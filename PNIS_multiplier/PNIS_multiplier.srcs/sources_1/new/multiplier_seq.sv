==> flow/design.v <==
`timescale 1ns / 1ps
module multiplier_seq(
        input  logic        RSTN,
        input  logic        CLK,
        input  logic        EN_i,
        input  logic [31:0] DIN1_i,
        input  logic [31:0] DIN2_i,
        output logic        BUSY_o,
        output logic        VALID_o,
        output logic [63:0] DOUT_o
    );
    reg   [5:0] cntr;
    reg         busy;
    reg         valid;
    reg  [31:0] din1_reg;
    reg  [31:0] din1_mux;
    reg  [31:0] din2_sreg;
    reg  [63:0] calc_sreg;
    wire        c_in;
    wire        c_out;
    wire [32:0] rca_in1;
    wire [32:0] rca_in2;
    wire [32:0] rca_out;
    always @(posedge CLK or negedge RSTN) begin
        if (!RSTN) begin                             
            din1_reg  <= 32'b0;
            din2_sreg <= 32'b0;
            calc_sreg <= 64'b0;
        end else begin                               
            if (busy) begin
                din2_sreg <= {1'b0, din2_sreg[31:1]};        
                calc_sreg <= {rca_out, calc_sreg[31:1]};     
            end else if (EN_i) begin
                din1_reg  <= DIN1_i;
                din2_sreg <= DIN2_i;
                calc_sreg <= 64'b0;
            end
        end
    end
    always @(posedge CLK) begin
        if (!RSTN) begin                 
            busy  = 1'b0;
            valid = 1'b0;
        end else begin                   
            if (cntr[5]) begin               
                busy  = 1'b0;
                valid = 1'b1;
            end else if (EN_i) begin         
                busy  = 1'b1;
                valid = 1'b0;
            end
            if (cntr[5]) begin
                cntr = 0;
            end else if (EN_i || busy) begin
                cntr++;
            end
        end
    end
    adder_RCA_33b adder(
            .C_i( c_in ), 
            .A_33b_i( rca_in1 ), 
            .B_33b_i( rca_in2 ), 
            .S_33b_o( rca_out ), 
            .C_o( c_out ) 
        );
    assign c_in = cntr[5] & din2_sreg[0];                                    
    assign din1_mux = cntr[5] ? ~din1_reg : din1_reg;                        
    assign rca_in1  = din2_sreg[0] ? {din1_mux[31], din1_mux} : 33'b0;       
    assign rca_in2  = {calc_sreg[63], calc_sreg[63:32]};                     
    assign BUSY_o  = busy;
    assign VALID_o = valid;
    assign DOUT_o  = calc_sreg;
endmodule
`timescale 1ns / 1ps
module adder_RCA_33b(
        input  logic        C_i,
        input  logic [32:0] A_33b_i,
        input  logic [32:0] B_33b_i,
        output logic [32:0] S_33b_o,
        output logic        C_o
    );
    logic [32:0] carry_out;
    logic [32:0] carry_in;
    assign C_o = carry_out[32];
    assign carry_in = {carry_out[31:0], C_i};
    carry_adder adders[32:0] (
        carry_in, 
        A_33b_i, 
        B_33b_i, 
        S_33b_o, 
        carry_out
    );
endmodule
`timescale 1ns / 1ps
module carry_adder(
        input  logic C_i,
        input  logic A_i,
        input  logic B_i,
        output logic S_o,
        output logic C_o
    );
    logic and1;
    logic and2;
    logic xor1;
    logic xor2;
    assign and1 = A_i & B_i;
    assign xor1 = A_i ^ B_i;
    assign and2 = C_i & xor1;
    assign S_o  = C_i ^ xor1;
    assign C_o  = and1 | and2;
endmodule
Reports on multiplier_seq
What the tools print for multiplier_seq, step after step.
Line numbers count from 1 in the design file above.
{ "design": {"design": "multiplier_seq", "clk_port": "CLK", "lib": "sky130hd", "lib_corner": "tt_025C_1v80"} }

Elaborated design
Counts by Yosys on the flattened word-level netlist (proc, flatten, opt, wreduce; memories kept). Register bits leave out memories and registers merged into their read ports (data or address). Print and check cells are left out. Cells with the same type and inputs are merged into one.
{ "classes": {"mul": 0, "shift": 0, "muxes": 12, "logic": 166, "n_cmp": 0, "equal": 0, "div": 0, "add_sub_neg": 1, "reduce_and_logical": 5} }
{ "op_table": {"columns": ["operator", "count"], "rows": [
  ["2-to-1 mux 64 bit", 2],
  ["2-to-1 mux 32 bit", 3],
  ["XOR 1 bit", 66],
  ["bitwise AND 1 bit", 65],
  ["2-to-1 mux 33 bit", 1],
  ["bitwise OR 1 bit", 32],
  ["NOT 32 bit", 1],
  ["adder 6 x 1 -> 6 bit with constant B", 1],
  ["2-to-1 mux 5 bit", 1],
  ["2-to-1 mux 1 bit", 5],
  ["nonzero test 2 bit", 2],
  ["NOT 1 bit", 2],
  ["AND reduction 2 bit", 1],
  ["OR reduction 2 bit", 1],
  ["logical OR 1 bit", 1]
]} }
{ "word_totals": {"clocked_rd_ports_x_width": 0, "output_inout_bits": 66, "word_cells": 191, "reg_bits": 136, "rom_bits": 0, "latch_bits": 0, "inputBits": 67, "memories": 0, "ramBits": 0} }

Depth
Depth = most cells in a row (Yosys ltp): at word level without a register or memory, in the mapped netlist without a sequential cell, where the memories' decode and read muxes count.
{ "depth": {"depth_word": 70, "abc_area": 0, "ltp_mapped": 38, "mapped_depth_nobuf": 36} }

Mapped cells and area
Yosys stat after the flow's synthesis: flattened, memories mapped to cells. It holds for the ABC_AREA given above (unset counts as 0); a run with the other value may have another netlist.
The area totals of this step are shown rounded.
{ "mapped": {"area_um2": 7200, "mapped_cells": 645, "buf_cells": 77, "ffs": 136} }
{ "by_type": {"columns": ["cell", "count", "type_area_um2"], "rows": [
  ["sky130_fd_sc_hd__dfrtp_1", 128, 3.2E+03],
  ["sky130_fd_sc_hd__fa_1", 32, 640.614],
  ["sky130_fd_sc_hd__mux2_4", 30, 450.432],
  ["sky130_fd_sc_hd__nand2b_1", 61, 381.616],
  ["sky130_fd_sc_hd__nand2_1", 94, 352.838],
  ["sky130_fd_sc_hd__mux2i_1", 33, 330.317],
  ["sky130_fd_sc_hd__o21ai_0", 61, 305.293],
  ["sky130_fd_sc_hd__buf_4", 39, 292.781],
  ["sky130_fd_sc_hd__xor2_1", 32, 280.269],
  ["sky130_fd_sc_hd__o31ai_1", 30, 225.216],
  ["sky130_fd_sc_hd__edfxtp_1", 6, 180.173],
  ["sky130_fd_sc_hd__inv_1", 32, 120.115],
  ["sky130_fd_sc_hd__buf_2", 16, 80.077],
  ["sky130_fd_sc_hd__buf_6", 6, 67.565],
  ["sky130_fd_sc_hd__clkbuf_1", 15, 56.304],
  ["sky130_fd_sc_hd__mux2_2", 4, 45.043],
  ["sky130_fd_sc_hd__dfxtp_1", 2, 40.038],
  ["sky130_fd_sc_hd__a22o_1", 3, 26.275]
]} }
Other cell types: 13; their cells: 21.
By module: a second synthesis without flattening, with its own total; a netlist apart from the flattened one above.
{ "unflattened": {"hier_cells": 548, "area_unflattened_um2": 6800} }
Rows give one instance, submodules left out.
{ "by_module": {"columns": ["mod", "n_cells", "mod_area_um2", "seq_area_um2", "n_inst"], "rows": [
  ["multiplier_seq", 515, 6200, 3400, 1],
  ["carry_adder", 1, 20, 0.0, 33],
  ["adder_RCA_33b", 0, 0.0, 0.0, 1]
]} }

Path before layout
Path of least setup slack by OpenSTA after synthesis, without wires, with an ideal clock, recovery checks aside; 20% of the period is set as input and as output delay. Where synthesis merged equal registers, the netlist keeps one of their names.
{ "synth_path": {"path_kind": "reg-to-reg", "from": "register cntr[5]", "to": "register calc_sreg[62]", "setup_time_ns": 0.126, "setup_slack_ns": 0.822, "stages": 39, "path_delay_ns": 15.178, "tclk_ns": 16.0, "t_arrival_ns": 15.052, "period_less_setup_slack_ns": 15.178} }
"path_delay_ns" = arrival - input delay + setup time.
"stages": output pins that drive a net of the path, with the launching flip-flop's if there is one; two outputs of one cell count as two.
"period_less_setup_slack_ns" = period - worst setup slack (recovery checks aside). The figure is calculated, with input and output delays left at 20% of the set period.
Between the ends stands the longest chain of elaborated cells between them, by number of cells; it is not shown to be the way that was timed. Of several equally long chains one is given.
A line is the first line of the expression or statement that the cell stems from. Yosys adds cells for indexed reads and writes and turns some case tables into memories.
At most two assigning lines are given for a register; there are more.
{ "synth_via": {"path_cell_list": "sky130_fd_sc_hd__edfxtp_1 -> sky130_fd_sc_hd__buf_2 -> sky130_fd_sc_hd__buf_2 -> sky130_fd_sc_hd__xor2_1 -> sky130_fd_sc_hd__nand2_1 -> sky130_fd_sc_hd__fa_1 -> sky130_fd_sc_hd__fa_1 -> sky130_fd_sc_hd__fa_1 -> sky130_fd_sc_hd__fa_1 -> sky130_fd_sc_hd__fa_1 -> sky130_fd_sc_hd__fa_1 -> sky130_fd_sc_hd__fa_1 -> sky130_fd_sc_hd__fa_1 -> sky130_fd_sc_hd__fa_1 -> sky130_fd_sc_hd__fa_1 -> sky130_fd_sc_hd__fa_1 -> sky130_fd_sc_hd__fa_1 -> sky130_fd_sc_hd__fa_1 -> (+3 left out) -> sky130_fd_sc_hd__fa_1 -> sky130_fd_sc_hd__fa_1 -> sky130_fd_sc_hd__fa_1 -> sky130_fd_sc_hd__fa_1 -> sky130_fd_sc_hd__fa_1 -> sky130_fd_sc_hd__fa_1 -> sky130_fd_sc_hd__fa_1 -> sky130_fd_sc_hd__fa_1 -> sky130_fd_sc_hd__fa_1 -> sky130_fd_sc_hd__fa_1 -> sky130_fd_sc_hd__fa_1 -> sky130_fd_sc_hd__fa_1 -> sky130_fd_sc_hd__fa_1 -> sky130_fd_sc_hd__fa_1 -> sky130_fd_sc_hd__fa_1 -> sky130_fd_sc_hd__fa_1 -> sky130_fd_sc_hd__nand2b_1 -> sky130_fd_sc_hd__o31ai_1", "elab_chain_cells": 67, "cells_between": 130, "lines_between": 9, "cone_classes": "mux (3); logic (127)"} }
{ "synth_lines": {"columns": ["element", "line_no", "source"], "rows": [
  ["start: declaration", 12, "reg   [5:0] cntr;"],
  ["start: assignment", 53, "cntr = 0;"],
  ["2-to-1 mux 32 bit", 67, "assign din1_mux = cntr[5] ? ~din1_reg : din1_reg;"],
  ["2-to-1 mux 33 bit", 68, "assign rca_in1  = din2_sreg[0] ? {din1_mux[31], din1_mux} : 33'b0;"],
  ["XOR 1 bit", 107, "assign xor1 = A_i ^ B_i;"],
  ["bitwise AND 1 bit", 108, "assign and2 = C_i & xor1;"],
  ["bitwise OR 1 bit", 110, "assign C_o  = and1 | and2;"],
  ["bitwise AND 1 bit", 108, null],
  ["bitwise OR 1 bit", 110, null],
  ["(+53 left out)", null, null],
  ["bitwise OR 1 bit", 110, null],
  ["bitwise AND 1 bit", 108, null],
  ["bitwise OR 1 bit", 110, null],
  ["bitwise AND 1 bit", 108, null],
  ["bitwise OR 1 bit", 110, null],
  ["XOR 1 bit", 109, "assign S_o  = C_i ^ xor1;"],
  ["2-to-1 mux 64 bit", 30, "if (busy) begin"],
  ["end: assignment", 28, "calc_sreg <= 64'b0;"],
  ["end: assignment", 32, "calc_sreg <= {rca_out, calc_sreg[31:1]};"],
  ["end: declaration", 18, "reg  [63:0] calc_sreg;"]
]} }

Worst path after layout
From the final timing report of run 2: the path of least setup slack in the routed layout; clock arrival at registers is part of the times.
{ "layout_path": {"path_kind": "reg-to-reg", "from": "register cntr[5]", "to": "register calc_sreg[62]", "t_arrival_ns": 16.05, "setup_time_ns": 0.14, "setup_slack_ns": 4.63, "stages": 37, "tclk_ns": 20.4} }
Between the ends stands the longest chain of elaborated cells between them, by number of cells; it is not shown to be the way that was timed. Of several equally long chains one is given.
At most two assigning lines are given for a register; there are more.
{ "layout_via": {"path_cell_list": "sky130_fd_sc_hd__edfxtp_1 -> sky130_fd_sc_hd__buf_4 -> sky130_fd_sc_hd__nand2_1 -> sky130_fd_sc_hd__fa_1 -> sky130_fd_sc_hd__fa_1 -> sky130_fd_sc_hd__fa_1 -> sky130_fd_sc_hd__fa_1 -> sky130_fd_sc_hd__fa_1 -> sky130_fd_sc_hd__fa_1 -> sky130_fd_sc_hd__fa_1 -> sky130_fd_sc_hd__fa_1 -> sky130_fd_sc_hd__fa_1 -> sky130_fd_sc_hd__fa_1 -> sky130_fd_sc_hd__fa_1 -> sky130_fd_sc_hd__fa_1 -> sky130_fd_sc_hd__fa_1 -> sky130_fd_sc_hd__fa_1 -> sky130_fd_sc_hd__fa_1 -> sky130_fd_sc_hd__fa_1 -> sky130_fd_sc_hd__fa_1 -> sky130_fd_sc_hd__fa_1 -> sky130_fd_sc_hd__fa_1 -> sky130_fd_sc_hd__fa_1 -> sky130_fd_sc_hd__fa_1 -> sky130_fd_sc_hd__fa_1 -> sky130_fd_sc_hd__fa_1 -> sky130_fd_sc_hd__fa_1 -> sky130_fd_sc_hd__fa_1 -> sky130_fd_sc_hd__fa_1 -> sky130_fd_sc_hd__fa_1 -> sky130_fd_sc_hd__fa_1 -> sky130_fd_sc_hd__fa_1 -> sky130_fd_sc_hd__fa_1 -> sky130_fd_sc_hd__fa_1 -> sky130_fd_sc_hd__fa_1 -> sky130_fd_sc_hd__nand2b_1 -> sky130_fd_sc_hd__o31ai_1", "elab_chain_cells": 67, "cells_between": 130, "lines_between": 9, "cone_classes": "mux (3); logic (127)"} }
{ "layout_lines": {"columns": ["element", "line_no", "source"], "rows": [
  ["start: declaration", 12, "reg   [5:0] cntr;"],
  ["start: assignment", 53, "cntr = 0;"],
  ["2-to-1 mux 32 bit", 67, "assign din1_mux = cntr[5] ? ~din1_reg : din1_reg;"],
  ["2-to-1 mux 33 bit", 68, "assign rca_in1  = din2_sreg[0] ? {din1_mux[31], din1_mux} : 33'b0;"],
  ["XOR 1 bit", 107, "assign xor1 = A_i ^ B_i;"],
  ["bitwise AND 1 bit", 108, "assign and2 = C_i & xor1;"],
  ["bitwise OR 1 bit", 110, "assign C_o  = and1 | and2;"],
  ["bitwise AND 1 bit", 108, null],
  ["bitwise OR 1 bit", 110, null],
  ["(+53 left out)", null, null],
  ["bitwise OR 1 bit", 110, null],
  ["bitwise AND 1 bit", 108, null],
  ["bitwise OR 1 bit", 110, null],
  ["bitwise AND 1 bit", 108, null],
  ["bitwise OR 1 bit", 110, null],
  ["XOR 1 bit", 109, "assign S_o  = C_i ^ xor1;"],
  ["2-to-1 mux 64 bit", 30, "if (busy) begin"],
  ["end: assignment", 28, "calc_sreg <= 64'b0;"],
  ["end: assignment", 32, "calc_sreg <= {rca_out, calc_sreg[31:1]};"],
  ["end: declaration", 18, "reg  [63:0] calc_sreg;"]
]} }

Measured data: module multiplier_seq, platform sky130hd, 2 stored runs of the flow under differing settings, order arbitrary. Input and output delays are each 20% of the period that was set; the output load is 0.01 pF.
"achieved clock period" means the clock period less the worst setup slack. The figure is calculated, with input and output delays left at 20% of the set period.
"critical path time" = time allowed to the worst setup path (clock period - input delay - output delay, where it has them) - its slack; a late launch clock adds to it, a late capture clock takes from it.
By "total power after layout" is meant OpenSTA's value without simulated activity: inputs other than the clock are taken to toggle once in ten clock periods, and the tool carries that through the logic.
The measured numbers are rounded.

==> run 1: settings <==
{ "period_ns": 18.7, "CORE_UTILIZATION": 58, "CELL_PAD_IN_SITES_GLOBAL_PLACEMENT": 3, "TNS_END_PERCENT": 45, "ABC_AREA": 1, "GPL_ROUTABILITY_DRIVEN": 1, "CTS_CLUSTER_SIZE": 57, "CTS_CLUSTER_DIAMETER": 293, "SLEW_MARGIN": 0, "CAP_MARGIN": 20, "CORE_MARGIN": 2 }
==> run 1: results <==
did not finish, placement stopped with GPL-0301

==> run 2: settings <==
{ "period_ns": 20.4, "CORE_UTILIZATION": 37, "PLACE_DENSITY_LB_ADDON": 0.14, "CELL_PAD_IN_SITES_GLOBAL_PLACEMENT": 1, "CELL_PAD_IN_SITES_DETAIL_PLACEMENT": 1, "MAX_ROUTING_LAYER": "met4", "CAP_MARGIN": 20, "CORE_MARGIN": 2, "SLEW_MARGIN": 20 }
==> run 2: results <==
netlist area reported by Yosys: 7200 um^2
die size: 21000 um^2
standard-cell area after layout: 9000 um^2
final design utilization: 47 %
worst setup slack after layout: 4.6 ns
setup total negative slack: 0.000 ns
worst hold slack: 0.49 ns
total power after layout: 0.00078 W
achieved clock period: 15.772 ns
critical path time: 15.77 ns
critical path type: reg-to-reg
